==> flow/design.v <==
`timescale 1ns/1ns
module clk_38k (	input logic clk_50,
						input logic reset,
						output logic clk_38);
	logic [11:0] counter;
	always_ff @(posedge clk_50)
	begin
		if (reset == 1'b1)
		begin
			counter <= 0;
			clk_38 <= 1;
		end
		else if (counter == 12'd440)
			begin
			clk_38 <= 0;
			counter <= counter + 1;
		end
		else if (counter == 12'd1319)
			begin
			clk_38 <= 1;
			counter <= 0;
		end
		else
			begin
			counter <= counter + 1;
		end
	end
endmodule
module clk_testbench ();
	logic clk, reset, clk_38;
	clk_38k dut(.clk_50(clk), .reset(reset), .clk_38(clk_38));
	always
	begin
		clk <= 1;	#10;
		clk <= 0;	#10;
	end
	initial
	begin
		reset <= 1;	#10;
		reset <= 0;	#10;
	end
endmodule
`timescale 1ns/1ns
module ir_drive (	input logic clk,
						input logic mod,
						output logic ir_val);
	always_comb
		begin
		ir_val = clk & mod;
	end
endmodule
module ir_test();
	logic clk, mod, ir_val;
	ir_drive dut(.*);
	always
	begin
		clk = 1;	#10;
		clk = 0;	#10;
	end
	initial
	begin
		mod = 1;	#100;
		mod = 0;	#100;
	end
endmodule
`timescale 1ns/1ns
module remote_top (	input logic CLOCK_50,
							input logic reset,
							input logic [3:0] KEY,
							output logic IR_LED);
	logic clk_38, ir_mod;
	logic [31:0] command;
	clk_38k divider (	.clk_50(CLOCK_50), 
							.reset(reset), 
							.clk_38(clk_38));
	samsung_command key_to_cmd (	.clk(CLOCK_50), 
											.reset(reset), 
											.KEY(KEY), 
											.command(command));
	samsung_protocol prot (	.clk(CLOCK_50), 
									.reset(reset), 
									.command_in(command), 
									.ir_mod(ir_mod));
	ir_drive ir_drv (	.clk(clk_38), 
							.mod(ir_mod), 
							.ir_val(IR_LED));
endmodule
module remote_test ();
	logic CLOCK_50, IR_LED, reset;
	logic [3:0] KEY;
	remote_top dut(.*);
	always
	begin
		CLOCK_50 <= 1;	#10;
		CLOCK_50 <= 0;	#10;
	end
	initial
	begin
		KEY <= 4'hf;
		reset <= 1;	#10;
		reset <= 0;	#10;
		KEY[3] <= 0;	#10;
		KEY[3] <= 1;
	end
endmodule
`timescale 1ns/1ns
module samsung_command (	input logic clk,
									input logic reset,
									input logic [3:0] KEY,
									output logic [31:0] command);
	logic pressed3;
	logic [22:0] counter3;
	always_ff @(posedge clk)
	begin
		if (reset)
			begin
			pressed3 <= 0;
			counter3 <= 22'd0;
			command <= 32'd0;
		end
		if (~KEY[3])
			begin
			if (~pressed3)
				begin
				command <= 32'he0e040bf;								 
				pressed3 <= 1;
			end
			else
				begin
				counter3 <= 22'd0;
				command <= 32'd0;
			end
		end
		else
			begin
			if (counter3 == 22'd2_000_000)
				begin
				pressed3 <= 0;
				counter3 <= 22'd0;
			end
			else
				begin
				if (pressed3)
					begin
					counter3 <= counter3 + 1;
				end
			end
		end
	end		 
endmodule
module command_testbench ();
	logic clk, reset;
	logic [3:0] KEY;
	logic [31:0] command = 0;
	samsung_command dut(.*);
	always
	begin
		clk <= 1;	#10;
		clk <= 0;	#10;
	end
	initial
	begin
		KEY <= 4'hf;
		reset <= 1;		#10;
		reset <= 0;		#10;
		KEY[3] <= 0;	#10;
		KEY[3] <= 1;	#1000000;
		KEY[3] <= 0;	#10;
		KEY[3] <= 1;	#1000000;
		KEY[3] <= 0;	#10;
		KEY[3] <= 1;	#1000000;
	end
endmodule
`timescale 1ns/1ns
module samsung_protocol (	input logic clk,
									input logic reset,
									input logic [31:0] command_in,
									output logic ir_mod);
	typedef enum logic[3:0] {BEGIN, 
									LEADUP, 
									LEADDOWN,
									DATAUP,
									BITLOW,
									NEXTBIT,
									END} protocol_state_t;
	parameter leadup 		= 225000;
	parameter leaddown 	= 225000;
	parameter dataup		= 28000;
	parameter data0		= 28000;
	parameter data1		= 84500;
	parameter stop			= 28000;
	protocol_state_t state;
	logic [31:0] cmd;
	logic [31:0] counter;
	logic [31:0] stop_val;
	logic [5:0] num_shifts;
	always_ff@(posedge clk)
	begin
		if (reset)
			begin
			state <= BEGIN;
			cmd <= 0;
			counter <= 0;
			stop_val <= 0;
			num_shifts <= 0;
			ir_mod <= 0;
		end
		case (state)
			BEGIN: begin
				if (command_in != 0)
					begin
						cmd <= command_in;
						counter <= 0;
						stop_val <= leadup;
						ir_mod <= 1;
						state <= LEADUP;
				end
			end
			LEADUP: begin
				if (counter == stop_val)
					begin
					counter <= 0;
					stop_val <= leaddown;
					ir_mod <= 0;
					state <= LEADDOWN;
				end
				else
					begin
					counter <= counter + 1;
				end
			end
			LEADDOWN: begin
				if (counter == stop_val)
					begin
					counter <= 0;
					stop_val <= dataup;
					ir_mod <= 1;
					state <= DATAUP;
				end
				else
					begin
					counter <= counter + 1;
				end
			end
			DATAUP: begin
				if (counter == stop_val)
					begin
					if (cmd[31] == 1)
						begin
						stop_val <= data1;
					end
					else
						begin
						stop_val <= data0;
					end
					counter <= 0;
					ir_mod <= 0;
					state <= BITLOW;
				end
				else
					begin
					counter <= counter + 1;
				end
			end
			BITLOW: begin
				if (counter == stop_val)
					begin
					cmd <= cmd << 1;
					num_shifts <= num_shifts + 1;
					state <= NEXTBIT;
				end
				else
					begin
					counter <= counter + 1;
				end
			end
			NEXTBIT: begin
				if (num_shifts == 32)
					begin
					stop_val <= stop;
					state <= END;
					num_shifts <= 0;
				end
				else
					begin
					stop_val <= dataup;
					state <= DATAUP;
				end
				counter <= 0;
				ir_mod <= 1;
			end
			END: begin
				if (counter == stop_val)
					begin
					state <= BEGIN;
					counter <= 0;
					ir_mod <= 0;
				end
				else
					begin
					counter <= counter + 1;
				end
			end			
		endcase
	end		 
endmodule
module prot_test();
	logic clk, reset, ir_mod;
	logic [31:0] command_in;
	samsung_protocol dut(.*);
	always
	begin
		clk <= 1;	#10;
		clk <= 0;	#10;
	end
	initial
	begin
		reset <= 1;	#10;
		reset <= 0;	#10;
		command_in <= 32'hf0f0f0f0;	#100
		command_in <= 0;
	end
endmodule
# Step by step through the tools: remote_top
# What the tools print for remote_top, step after step.
# Lines are those of the file above, counted from 1.
# Operators carry their Yosys type and port widths (W data, S select, Z words).
# Cell names lack the library's common part.
# Not given: n/a
# setup
top	remote_top
clk_port	CLOCK_50
library	sky130hd
lib_corner	tt_025C_1v80

# After elaboration
# Yosys after proc, flatten, opt, wreduce and memory -nomap, before mapping. Memory bits, and registers merged into a memory's read port (data or address), are not among the register bits. Print and check cells are not counted. Equal cells are merged and count once.
# bits
register_bits	176
latch_bits	0
ramBits	0
rom_bits	0
clocked_rd_ports_x_width	0
n_memories	0
elab_cells	83
# classes
add_sub_neg	4
n_mul	0
div_mod_pow	0
compare	0
n_eq	12
n_shift	0
n_mux	50
bitwise	1
reduce_logical	5
# op_table
operator	n
$mux W32	15
$pmux W32 S5	1
$pmux W32 S4	1
$mux W23	5
$pmux W32 S2	1
$add A32 B1 Y32 const B	1
$eq A32 B32 Y1	1
$reduce_bool A32 Y1	1
$pmux W4 S7	1
$mux W4	7
$mux W12	2
$add A23 B1 Y23 const B	1
$eq A23 B21 Y1 const B	1
$mux W6	3
$mux W17	1
$add A12 B1 Y12 const B	1
$eq A12 B11 Y1 const B	1
$eq A12 B9 Y1 const B	1
$eq A4 B3 Y1 const B	3
$pmux W6 S2	1
$mux W1	10
$eq A4 B2 Y1 const B	2
$add A6 B1 Y6 const B	1
$eq A6 B6 Y1 const B	1
$eq A4 B1 Y1 const B	1
$logic_not A4 Y1	1
$reduce_or A4 Y1	1
$pmux W1 S4	1
# Other operator kinds: 5; their cells: 5.

# Logic depth
# Yosys ltp: most cells in a row. Word level: on the elaborated netlist, between registers, memories and ports. Mapped: between sequential cells and ports; inverters and the memories' decode and read muxes count.
# depth
depth_word	4
ABC_AREA	0
ltp_mapped	11
mapped_depth_nobuf	8

# Netlist
# Source: synth_stat.txt of the flow (Yosys; design flattened, memories mapped). It holds for the ABC_AREA given above (unset counts as 0); a run with the other value may have another netlist.
# types
cell_type	n	area_total_um2
dfxtp_1	147	2.94E+03
nand2_1	106	397.882
xnor2_1	36	315.302
o21ai_0	57	285.274
nor2_1	61	228.97
a221o_1	19	190.182
and2_1	26	162.656
nand4_1	26	162.656
nand3_1	31	155.149
a21oi_1	28	140.134
and3_1	20	125.12
inv_1	28	105.101
o221ai_1	12	105.101
clkbuf_1	27	101.347
xor2_1	11	96.342
ha_1	7	87.584
nor3_1	16	80.077
a32oi_1	8	70.067
# Not listed: further types 43, cells in them 122.
# synth_totals
mapped_cells	788
mapped_area_um2	6721.4
seqArea_um2	2972.9
flip_flops	148
buf_cells	42
# By module: a second synthesis without flattening, with its own total; a netlist apart from the flattened one above.
# hier_totals
hier_cells	824
area_unflattened_um2	7240.7
# Rows give one instance, submodules left out.
# modules
mod	instances	n_cells	mod_area_um2
samsung_protocol	1	564	5046.1
samsung_command	1	194	1572.8
clk_38k	1	65	615.6
ir_drive	1	1	6.3
remote_top	1	0	0.0

# Worst setup path after synthesis
# Path of least setup slack by OpenSTA after synthesis, without wires, with an ideal clock, recovery checks aside; 20% of the period is set as input and as output delay. Where synthesis merged equal registers, the netlist keeps one of their names.
# synth_timing
kind	register to register
startpoint	register prot.counter[20]
endpoint	register prot.cmd[14]
clock_period_ns	3.91
setup_ns	0.122
t_arrival_ns	2.036
required_time_ns	3.788
setup_slack_ns	1.752
path_delay_ns	2.158
driving_pins	12
synth_period_reached_ns	2.158
# "path_delay_ns" = arrival - input delay + setup time.
# "driving_pins" counts driving pins, that of a launching flip-flop among them; a cell with two outputs on the path counts twice.
# "synth_period_reached_ns" = period - worst setup slack (recovery checks aside). The figure is calculated, with input and output delays left at 20% of the set period.
# The rows between start and end are the longest chain of elaborated cells between them; the timing report does not say that the signal goes this way. Where chains are equally long, one stands for them.
# Each line given opens the expression or statement behind the cell; cells for indexed reads and writes are added by Yosys, which also makes memories of some case tables.
# A register here has more assigning lines than the two given.
# synth_between
cell_sequence	dfxtp_1 -> clkbuf_1 -> xnor2_1 -> nand4_1 -> nor4_4 -> and2_1 -> buf_4 -> nand2_2 -> inv_2 -> a21oi_2 -> buf_6 -> a221o_1
elab_chain_cells	3
cone_cells	3
cone_classes	eq/ne (1); mux (2)
# synth_rtl
item	line	text
from (decl)	194	logic [31:0] counter;
from (assign)	229	counter <= counter + 1;
from (assign)	242	counter <= counter + 1;
$eq A32 B32 Y1	266	if (counter == stop_val)
$mux W32	266
$pmux W32 S2	208	case (state)
to (assign)	212	cmd <= command_in;
to (assign)	268	cmd <= cmd << 1;
to (decl)	193	logic [31:0] cmd;

# Timing after layout
# From the final timing report of run 1: the path of least setup slack in the routed layout; clock arrival at registers is part of the times.
# layout_timing
kind	register to register
startpoint	register prot.counter[25]
endpoint	register prot.cmd[1]
clock_period_ns	4.54
setup_ns	0.11
t_arrival_ns	3.31
required_time_ns	4.86
setup_slack_ns	1.55
driving_pins	9
# The rows between start and end are the longest chain of elaborated cells between them; the timing report does not say that the signal goes this way. Where chains are equally long, one stands for them.
# A register here has more assigning lines than the two given.
# layout_between
cell_sequence	dfxtp_1 -> xnor2_2 -> nand4_1 -> nor4_4 -> and2_1 -> nand2_2 -> inv_2 -> a21oi_2 -> a221o_1
elab_chain_cells	3
cone_cells	3
cone_classes	eq/ne (1); mux (2)
# layout_rtl
item	line	text
from (decl)	194	logic [31:0] counter;
from (assign)	229	counter <= counter + 1;
from (assign)	242	counter <= counter + 1;
$eq A32 B32 Y1	266	if (counter == stop_val)
$mux W32	266
$pmux W32 S2	208	case (state)
to (assign)	212	cmd <= command_in;
to (assign)	268	cmd <= cmd << 1;
to (decl)	193	logic [31:0] cmd;

# Measured data: module remote_top, platform sky130hd, 2 stored runs of the flow under differing settings, order arbitrary. Input and output delays are each 20% of the period that was set; the output load is 0.01 pF.
# "achieved_period_ns" means the clock period less the worst setup slack. The figure is calculated, with input and output delays left at 20% of the set period.
# "worstPathTime_ns": the worst setup path's part of the clock period (all of it between registers, 20% less for each end at a port) less its slack. A launch clock that arrives late makes it longer, a capture clock that arrives late makes it shorter.
# "power_mw" rests on the timing tool's default activity at the inputs, not on a simulated workload.
# Settings: -- = not set for that run.
stored run	period_ns	CORE_UTILIZATION	PLACE_DENSITY_LB_ADDON	CELL_PAD_IN_SITES_GLOBAL_PLACEMENT	CELL_PAD_IN_SITES_DETAIL_PLACEMENT	ABC_AREA	GPL_ROUTABILITY_DRIVEN	CAP_MARGIN	CORE_MARGIN	SLEW_MARGIN	SETUP_SLACK_MARGIN	CORE_ASPECT_RATIO	CTS_CLUSTER_SIZE	CTS_CLUSTER_DIAMETER	worstPathTime_ns	worstPathKind	util_pct	power_mw	achieved_period_ns	final_setup_ws_ns	hold_ws_ns	design.die.area_um2	yosys_chip_area_um2	tns_ns	post_route_stdcell_area_um2
run 1	4.54	21	0.19	1	1	0	1	40	2	20	--	--	--	--	2.99	register to register	24.5	4.099	2.990	1.550	0.447	33454.2	6721.4	0.000	7737.4
run 2	1.89	36	0.11	1	--	--	--	40	2	20	0.46	1.83	55	139	2.09	register to register	57.2	16.749	2.089	-0.199	0.449	19829.7	6721.4	-12.292	10455.0
